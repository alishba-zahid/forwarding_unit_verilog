==> flow/design.v <==
`timescale 1ns / 1ps
module Forwarding(
    input [6:0] rs1_d,    
    input [6:0] rs2_d,    
    input [6:0] rd_EX,     
    input [6:0] rd_MEM,    
    input [6:0] rd_WB,  
    input clk,  
    output reg [1:0] ID_EX,  
    output reg [1:0] MEM_EX  
);
always @(posedge clk) begin
    if (rs1_d != 7'b00000 && rs1_d == rd_EX) begin
        ID_EX[0] = 1;  
    end
    else begin
        ID_EX[0] = 0;  
    end
    if (rs2_d != 7'b00000 && rs2_d == rd_EX) begin
        ID_EX[1] = 1;  
    end
    else begin
        ID_EX[1] = 0;  
    end
    if (rs1_d != 7'b00000 && rs1_d == rd_MEM) begin
        MEM_EX[0] = 1;  
    end
    else begin
       MEM_EX[0] = 0;  
    end
    if (rs2_d != 7'b00000 && rs2_d == rd_MEM) begin
        MEM_EX[1] = 1;  
    end
    else begin
        MEM_EX[1] = 0;  
    end
end
endmodule
* Reports on Forwarding
The steps from the RTL of Forwarding to its reports follow in flow order.
Line numbers count from 1 in the design file above.
Cell names lack the library's common part.
A cell with n/a has no value.
- Design top :: Forwarding
- Clock port :: clk
- Standard-cell library :: sky130hd
- Corner :: tt_025C_1v80

* Word level
Source: Yosys, flattened and elaborated, memories not mapped. Widths are those after wreduce; folded enables and synchronous resets count as part of the registers. Registers that Yosys merges into a memory's read port (data or address) are not register bits. Print and check cells do not count. Equal cells are merged and count once.
- Register bits :: 4
- Output and inout bits :: 4
- Elaborated cells :: 16
- Eq/ne operators :: 4
- Muxes and demuxes :: 4
- Reduce/logical cells :: 6
** Operators by type and width (number)
- 7-bit == test :: 4
- 7-bit nonzero test :: 2
- 1-bit logical AND :: 4
- 1-bit two-way mux :: 4

* Depth
Longest topological path by Yosys (ltp), each cell counted once; first at word level (registers and memories cut), then after technology mapping (sequential cells cut; the memories' decode and read muxes count).
- Word-level depth :: 3
- ABC_AREA :: 1
- Mapped depth :: 6
- Gate-level depth less buffers :: 6

* After synthesis
Yosys stat after the flow's synthesis: flattened, memories mapped to cells. It holds for the ABC_AREA given above (unset counts as 0); a run with the other value may have another netlist.
- Mapped cells :: 111
- Cell area after synthesis :: 561.8 um2
- Flip-flop cells :: 4
- Buffer cells :: 0
** Cells by type
- nand2_1 :: number 52, area in all 195.187 um2
- xnor2_1 :: number 12, area in all 105.101 um2
- dfxtp_1 :: number 4, area in all 80.077 um2
- inv_1 :: number 14, area in all 52.55 um2
- nor2_1 :: number 13, area in all 48.797 um2
- nand3_1 :: number 8, area in all 40.038 um2
- nor2_2 :: number 2, area in all 12.512 um2
- inv_2 :: number 3, area in all 11.261 um2
- nor3_1 :: number 2, area in all 10.01 um2
- and2_1 :: number 1, area in all 6.256 um2

* Timing after synthesis
OpenSTA on the mapped netlist: ideal clock, no wires. The path of least setup slack (recovery checks aside). Input and output delay are each 20% of the period. Register names are those of the netlist, which keeps one name where synthesis merged equal registers.
- Path type :: input to register
- Start :: in rs2_d[1]
- End :: reg ID_EX[1]
- Period :: 1.09 ns
- External input delay :: 0.218 ns
- Arrival :: 0.570 ns
- Slack :: 0.409 ns
- Delay of the path :: 0.463 ns
- Driving pins on the path :: 6
- Buffers on the path :: 0
- Synthesis period reached :: 0.681 ns
"delay of the path" is the arrival time less input delay plus setup time.
"driving pins on the path" counts driving pins, that of a launching flip-flop among them; a cell with two outputs on the path counts twice.
"synthesis period reached" = period - worst setup slack (recovery checks aside). The figure is calculated, with input and output delays left at 20% of the set period.
Between the ends stands the longest chain of elaborated cells between them, by number of cells; it is not shown to be the way that was timed. Of several equally long chains one is given.
Each line given opens the expression or statement behind the cell; cells for indexed reads and writes are added by Yosys, which also makes memories of some case tables.
- Cell sequence :: inv_1 nand2_1 nor2_1 nand2_1 nand3_1 nor2_1
- Cells in the longest elaborated chain :: 3
- Elaborated cells on any way between the ends :: 4
- Classes of those cells :: 1 x eq/ne; 1 x mux; 2 x reduce/logical
** RTL lines, path after synthesis
- start, declared :: line 4 : input [6:0] rs2_d,
- 7-bit nonzero test :: line 19 : if (rs2_d != 7'b00000 && rs2_d == rd_EX) begin
- 1-bit logical AND :: line 19
- 1-bit two-way mux :: line 19
- end, assigned :: line 20 : ID_EX[1] = 1;
- end, assigned :: line 23 : ID_EX[1] = 0;
- end, declared :: line 9 : output reg [1:0] ID_EX,

* Path in the finished layout
From the final timing report of run 1: the path of least setup slack in the routed layout; clock arrival at registers is part of the times.
- Path type :: register to output
- Start :: reg ID_EX[1]
- End :: out ID_EX[1]
- Period :: 0.827 ns
- External output delay :: 0.17 ns
- Arrival :: 0.67 ns
- Slack :: -0.01 ns
- Driving pins on the path :: 2
- Buffers on the path :: 1
- Cell sequence :: dfxtp_1 buf_2
- Cells in the longest elaborated chain :: 0
- Elaborated cells on any way between the ends :: 0
- Source lines of those cells :: 0
** RTL lines, path post-layout
- start, declared :: line 9 : output reg [1:0] ID_EX,
- start, assigned :: line 20 : ID_EX[1] = 1;
- start, assigned :: line 23 : ID_EX[1] = 0;
- end, declared :: line 9

Design Forwarding on sky130hd. What follows are 2 stored runs of the flow, each under its own settings; their order means nothing. The constraints put input and output delay at 20% of the set period each and load the outputs with 0.01 pF.
"period reached": clock period set for the run, less the worst setup slack. It is reckoned from that one timing run; input and output delays stay at 20% of the period that was set.
"worst path time" means the part of the period allowed to the worst setup path (the constraints hold back 20% at inputs and 20% at outputs) less its slack; where the path has registers, the arrival times of their clocks count too.
By "power consumption" is meant OpenSTA's value without simulated activity: inputs other than the clock are taken to toggle once in ten clock periods, and the tool carries that through the logic.

* Run 1
** Files
==> flow/run.sh <==
#!/bin/bash
# the make line also repeats the synthesis and layout settings of config.mk as NAME=value (left out here)
make -C /OpenROAD-flow-scripts/flow DESIGN_CONFIG=/design/flow/config.mk WORK_HOME=/design/flow/orfs CLKGATE_MAP_FILE= finish
==> flow/config.mk <==
export PLATFORM = sky130hd
export DESIGN_NAME = Forwarding
export DESIGN_NICKNAME = Forwarding
export VERILOG_FILES = /design/flow/design.v
export SDC_FILE = /design/flow/constraint.sdc
export NUM_CORES = 4
export LEC_CHECK = 0
export ABC_AREA = 1
export CAP_MARGIN = 20
export CORE_MARGIN = 2
export CORE_UTILIZATION = 17
export CTS_CLUSTER_SIZE = 95
export GPL_ROUTABILITY_DRIVEN = 0
export PLACE_DENSITY_LB_ADDON = 0.09
export SETUP_SLACK_MARGIN = 0.02
export SLEW_MARGIN = 15
export TNS_END_PERCENT = 90
==> flow/constraint.sdc <==
create_clock -name core_clock -period 0.827 [get_ports {clk}]
set_input_delay 0.1654 -clock core_clock [delete_from_list [all_inputs] [get_ports {clk}]]
set_output_delay 0.1654 -clock core_clock [all_outputs]
set_load 0.01 [all_outputs]
** Results
- Area of the die :: 3780.4 um2
- Power consumption :: 0.0007984 W
- Standard-cell area after layout :: 952.2 um2
- Chip area after synthesis (Yosys) :: 561.8 um2
- Lowest hold slack :: 0.391 ns
- Setup slack of the worst path :: -0.010 ns
- Summed negative setup slack :: -0.010 ns
- Period reached :: 0.837 ns
- Worst path time :: 0.67 ns
- Worst path kind :: register to output
- Utilization in the final report :: 30.7 %

* Run 2
** Files
==> flow/run.sh <==
#!/bin/bash
# the make line also repeats the synthesis and layout settings of config.mk as NAME=value (left out here)
make -C /OpenROAD-flow-scripts/flow DESIGN_CONFIG=/design/flow/config.mk WORK_HOME=/design/flow/orfs CLKGATE_MAP_FILE= finish
==> flow/config.mk <==
export PLATFORM = sky130hd
export DESIGN_NAME = Forwarding
export DESIGN_NICKNAME = Forwarding
export VERILOG_FILES = /design/flow/design.v
export SDC_FILE = /design/flow/constraint.sdc
export NUM_CORES = 4
export LEC_CHECK = 0
export CAP_MARGIN = 20
export CORE_MARGIN = 6
export CORE_UTILIZATION = 63
export GPL_ROUTABILITY_DRIVEN = 0
export MAX_ROUTING_LAYER = met4
export MIN_ROUTING_LAYER = met2
export PLACE_DENSITY_LB_ADDON = 0.29
export SLEW_MARGIN = 35
==> flow/constraint.sdc <==
create_clock -name core_clock -period 1.72 [get_ports {clk}]
set_input_delay 0.3440 -clock core_clock [delete_from_list [all_inputs] [get_ports {clk}]]
set_output_delay 0.3440 -clock core_clock [all_outputs]
set_load 0.01 [all_outputs]
** Results
Stopped before the end: floorplanning reported PDN-0185.
